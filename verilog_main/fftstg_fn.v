==> flow/design.v <==
`timescale 1ns / 1ps
module butterfly
#(
	parameter width=16,
	parameter scale=0
)
(
	input signed [width-1:0] in0_re,
	input signed [width-1:0] in0_im,
	input signed [width-1:0] in1_re,
	input signed [width-1:0] in1_im,
	output signed [width-1:0] out0_re,
	output signed [width-1:0] out0_im,
	output signed [width-1:0] out1_re,
	output signed [width-1:0] out1_im
);
	wire signed [width-1:0] mid0_re, mid0_im, mid1_re, mid1_im;
	assign mid0_re = in0_re + in1_re,
		mid0_im = in0_im + in1_im,
		mid1_re = in0_re - in1_re,
		mid1_im = in0_im - in1_im;
	assign out0_re = {{scale{mid0_re[width-1]}}, mid0_re[width-1:scale]},
		out0_im = {{scale{mid0_im[width-1]}}, mid0_im[width-1:scale]},
		out1_re = {{scale{mid1_re[width-1]}}, mid1_re[width-1:scale]},
		out1_im = {{scale{mid1_im[width-1]}}, mid1_im[width-1:scale]};
endmodule
`timescale 1ns / 1ps
module fftstg_fn
#(
	parameter width=16,
	parameter N=9,
	parameter M=9,
	parameter scale=0
)
(
	input clk,
	input areset,
	input en_in,
	input [N-1:0] cnt_in,
	input signed [width-1:0] xin_re,
	input signed [width-1:0] xin_im,
	output reg en_out,
	output reg [N-1:0] cnt_out,
	output reg signed [width-1:0] yout_re,
	output reg signed [width-1:0] yout_im
);
	reg signed [width-1:0] reg_out_re;
	reg signed [width-1:0] reg_out_im;  
	wire en_bf;  
	wire signed [width-1:0] bf_x0_re;
	wire signed [width-1:0] bf_x0_im;
	wire signed [width-1:0] bf_x1_re;
	wire signed [width-1:0] bf_x1_im;  
	wire signed [width-1:0] bf_y0_re;
	wire signed [width-1:0] bf_y0_im;
	wire signed [width-1:0] bf_y1_re;
	wire signed [width-1:0] bf_y1_im;  
	reg [N-1:0] cnt_bf;
	reg bf_outing;
	always @(posedge clk, negedge areset) begin
		if(!areset) begin
			reg_out_re <= {N{1'b0}};
			reg_out_im <= {N{1'b0}};
		end
		else begin
			if(en_bf) begin
				reg_out_re <= bf_y1_re;
				reg_out_im <= bf_y1_im;
			end
			else begin
				reg_out_re <= xin_re;
				reg_out_im <= xin_im;
			end
		end
	end
	assign en_bf = cnt_in[M-1];
	assign bf_x0_re = (en_bf)? reg_out_re : {width{1'b0}},
		bf_x0_im = (en_bf)? reg_out_im : {width{1'b0}},
		bf_x1_re = (en_bf)? xin_re : {width{1'b0}},
		bf_x1_im = (en_bf)? xin_im : {width{1'b0}};
	butterfly
	#(
		.width(width),
		.scale(scale)
	)
	BFU (
		.in0_re(bf_x0_re),
		.in0_im(bf_x0_im),
		.in1_re(bf_x1_re),
		.in1_im(bf_x1_im),
		.out0_re(bf_y0_re),
		.out0_im(bf_y0_im),
		.out1_re(bf_y1_re),
		.out1_im(bf_y1_im)
	);
	always @(posedge clk, negedge areset) begin
		if(!areset) begin
			cnt_bf <= {N{1'b0}};
			bf_outing <= 1'b0;
		end
		else begin
			if(en_in) bf_outing <= 1'b1;
			else if(cnt_bf==2**(N)-1) bf_outing <= 1'b0;
			else bf_outing <= bf_outing;
			if(bf_outing) cnt_bf <= cnt_bf + 1'b1;
			else cnt_bf <= {N{1'b0}};
		end
	end
	always @(posedge clk, negedge areset) begin
		if(!areset) begin
			en_out <= 1'b0;
			cnt_out <= {N{1'b0}};
			yout_re <= {width{1'b0}};
			yout_im <= {width{1'b0}};
		end
		else begin
			en_out <= bf_outing;
			cnt_out <= cnt_bf;
			if(en_bf) begin
				yout_re <= bf_y0_re;
				yout_im <= bf_y0_im;
			end
			else begin
				yout_re <= reg_out_re;
				yout_im <= reg_out_im;
			end
		end
	end
endmodule
=== From RTL to reports: fftstg_fn ===
What the tools print for fftstg_fn, step after step.
Lines are those of the file above, counted from 1.
Operators carry their Yosys type and port widths (W data, S select, Z words).
Not given: --

* Top module: fftstg_fn
* Clock port: clk
* Standard-cell library: sky130hd
* Library corner: tt_025C_1v80

=== After elaboration ===
Counts by Yosys on the flattened word-level netlist (proc, flatten, opt, wreduce; memories kept). Register bits leave out memories and registers merged into their read ports (data or address). Print and check cells are left out. Cells with the same type and inputs are merged into one.

* $add $sub $neg: 5
* Eq/ne operators: 1
* Mux-type cells: 11
* Reduce/logical cells: 1

{| class="wikitable"
|+ Operator list
! operator !! number
|-
| $mux W16 || 8
|-
| $add A16 B16 Y16 || 2
|-
| $sub A16 B16 Y16 || 2
|-
| $add A9 B1 Y9 const B || 1
|-
| $eq A9 B9 Y1 const B || 1
|-
| $mux W9 || 1
|-
| $reduce_bool A2 Y1 || 1
|-
| $mux W1 || 2
|}

* Flip-flop bits (word level): 84
* Input bits: 44
* Output and inout port bits: 42
* Cells after elaboration: 26

=== Depth ===
Depth = most cells in a row (Yosys ltp): at word level without a register or memory, in the mapped netlist without a sequential cell, where the memories' decode and read muxes count.

* Word-level depth: 3
* ABC_AREA: 0
* Mapped depth: 15
* Gate-level depth less buffers: 12

=== Synthesis result ===
The flow's flattened synthesis, as Yosys stat reports it; memories are mapped. The netlist is that of the ABC_AREA named above (0 if unset); the other value can give another one.
Totals and module areas in this step are rounded.

* Mapped cells: 733
* Mapped area: 6370 um2
* Area of sequential cells: 2100 um2
* Flip-flops: 84

{| class="wikitable"
|+ Cells by type
! cell !! number !! total area (um2)
|-
| sky130_fd_sc_hd__dfrtp_1 || 84 || 2.1E+03
|-
| sky130_fd_sc_hd__ha_1 || 62 || 775.744
|-
| sky130_fd_sc_hd__xnor2_1 || 43 || 376.611
|-
| sky130_fd_sc_hd__a21oi_1 || 73 || 365.35
|-
| sky130_fd_sc_hd__mux2_2 || 24 || 270.259
|-
| sky130_fd_sc_hd__nor2_1 || 67 || 251.491
|-
| sky130_fd_sc_hd__and2_1 || 38 || 237.728
|-
| sky130_fd_sc_hd__inv_1 || 61 || 228.97
|-
| sky130_fd_sc_hd__nand2_1 || 56 || 210.202
|-
| sky130_fd_sc_hd__xor2_1 || 13 || 113.859
|-
| sky130_fd_sc_hd__o21ai_0 || 22 || 110.106
|-
| sky130_fd_sc_hd__o21bai_1 || 11 || 82.579
|-
| sky130_fd_sc_hd__fa_1 || 4 || 80.077
|-
| sky130_fd_sc_hd__clkbuf_1 || 21 || 78.826
|-
| sky130_fd_sc_hd__nand3_1 || 14 || 70.067
|-
| sky130_fd_sc_hd__nor2b_1 || 11 || 68.816
|-
| sky130_fd_sc_hd__a21o_1 || 8 || 60.058
|-
| sky130_fd_sc_hd__nand2b_1 || 9 || 56.304
|}

Not listed: further types 41, cells in them 112.
The figures by module come from a second, unflattened synthesis with its own total; it is not the netlist above.

* Cell total of the unflattened synthesis: 700
* Area (unflattened synthesis): 6660 um2

Each row is one instance without its submodules.

{| class="wikitable"
|+ By module
! module !! times used !! cells !! area (um2) !! seq. area (um2)
|-
| fftstg_fn || 1 || 256 || 3480 || 2100
|-
| butterfly || 1 || 444 || 3180 || 0.0
|}

=== Timing after synthesis ===
Source: OpenSTA report_checks on the synthesized netlist (no wires, ideal clock, input and output delay 20% of the period each), path of least setup slack; recovery checks are left aside. Register names are those of the netlist, which keeps one name where synthesis merged equal registers.

* Path type: input -> register
* Start point: input port cnt_in[8]
* End point: register reg_out_re[14]
* Clock period: 4.11 ns
* Input delay: 0.822 ns
* Setup time: 0.125 ns
* Time at the first pin: 0.822 ns
* Arrival time: 3.514 ns
* Required time: 3.985 ns
* Path slack: 0.471 ns
* Path delay: 2.817 ns
* Stages on the path: 15
* Path buffers: 3
* Period reached after synthesis: 3.639 ns

"path delay" = arrival - input delay + setup time.
"stages on the path": output pins that drive a net of the path, with the launching flip-flop's if there is one; two outputs of one cell count as two.
"period reached after synthesis" is the clock period less the worst setup slack; recovery checks do not enter. This is arithmetic on one report: input and output delays are still those of the set period (20% each).
The rows between start and end are the longest chain of elaborated cells between them; the timing report does not say that the signal goes this way. Where chains are equally long, one stands for them.
A line is the first line of the expression or statement that the cell stems from. Yosys adds cells for indexed reads and writes and turns some case tables into memories.
A register here has more assigning lines than the two given.

* Path through: sky130_fd_sc_hd__clkbuf_1 -> sky130_fd_sc_hd__inv_1 -> sky130_fd_sc_hd__clkbuf_1 -> sky130_fd_sc_hd__buf_1 -> sky130_fd_sc_hd__nor2_1 -> sky130_fd_sc_hd__ha_1 -> sky130_fd_sc_hd__inv_1 -> sky130_fd_sc_hd__fa_1 -> sky130_fd_sc_hd__nor2b_1 -> sky130_fd_sc_hd__o2111ai_1 -> sky130_fd_sc_hd__a21boi_2 -> sky130_fd_sc_hd__a311o_1 -> sky130_fd_sc_hd__a211oi_2 -> sky130_fd_sc_hd__xnor2_1 -> sky130_fd_sc_hd__mux2_2
* Cells in the longest elaborated chain: 3

{| class="wikitable"
|+ RTL lines, path after synthesis
! element !! line !! RTL
|-
| start: declaration || 39 || <nowiki>input [N-1:0] cnt_in,</nowiki>
|-
| $mux W16 || 77 || <nowiki>assign bf_x0_re = (en_bf)? reg_out_re : {width{1'b0}},</nowiki>
|-
| $sub A16 B16 Y16 || 20 || <nowiki>mid1_re = in0_re - in1_re,</nowiki>
|-
| $mux W16 || 66 || <nowiki>if(en_bf) begin</nowiki>
|-
| end: assignment || 67 || <nowiki>reg_out_re <= bf_y1_re;</nowiki>
|-
| end: assignment || 71 || <nowiki>reg_out_re <= xin_re;</nowiki>
|-
| end: declaration || 47 || <nowiki>reg signed [width-1:0] reg_out_re;</nowiki>
|}

fftstg_fn on sky130hd: 2 stored runs with different settings, listed in no order. Input and output delays are each 20% of the period that was set; the output load is 0.01 pF.

=== Stored run 1 ===
{| class="wikitable"
! Setting !! Value
|-
| period_ns || 4.55
|-
| CORE_UTILIZATION || 53
|-
| PLACE_DENSITY_LB_ADDON || 0.14
|-
| CELL_PAD_IN_SITES_GLOBAL_PLACEMENT || 3
|-
| ABC_AREA || 0
|-
| GPL_ROUTABILITY_DRIVEN || 1
|-
| CTS_CLUSTER_SIZE || 68
|-
| MIN_ROUTING_LAYER || met2
|-
| CAP_MARGIN || 20
|-
| CORE_MARGIN || 2
|-
| SLEW_MARGIN || 20
|}
Stopped before the end: placement reported FLW-0024.

=== Stored run 2 ===
{| class="wikitable"
! Setting !! Value
|-
| period_ns || 3.31
|-
| CORE_UTILIZATION || 63
|-
| SETUP_SLACK_MARGIN || -0.06
|-
| PLACE_DENSITY || 0.84
|-
| CORE_MARGIN || 9
|-
| CELL_PAD_IN_SITES_DETAIL_PLACEMENT || 2
|-
| TNS_END_PERCENT || 50
|-
| ABC_AREA || 1
|-
| CAP_MARGIN || 10
|-
| MAX_ROUTING_LAYER || met4
|-
| SLEW_MARGIN || 20
|}
Stopped before the end: placement reported DPL-0033.
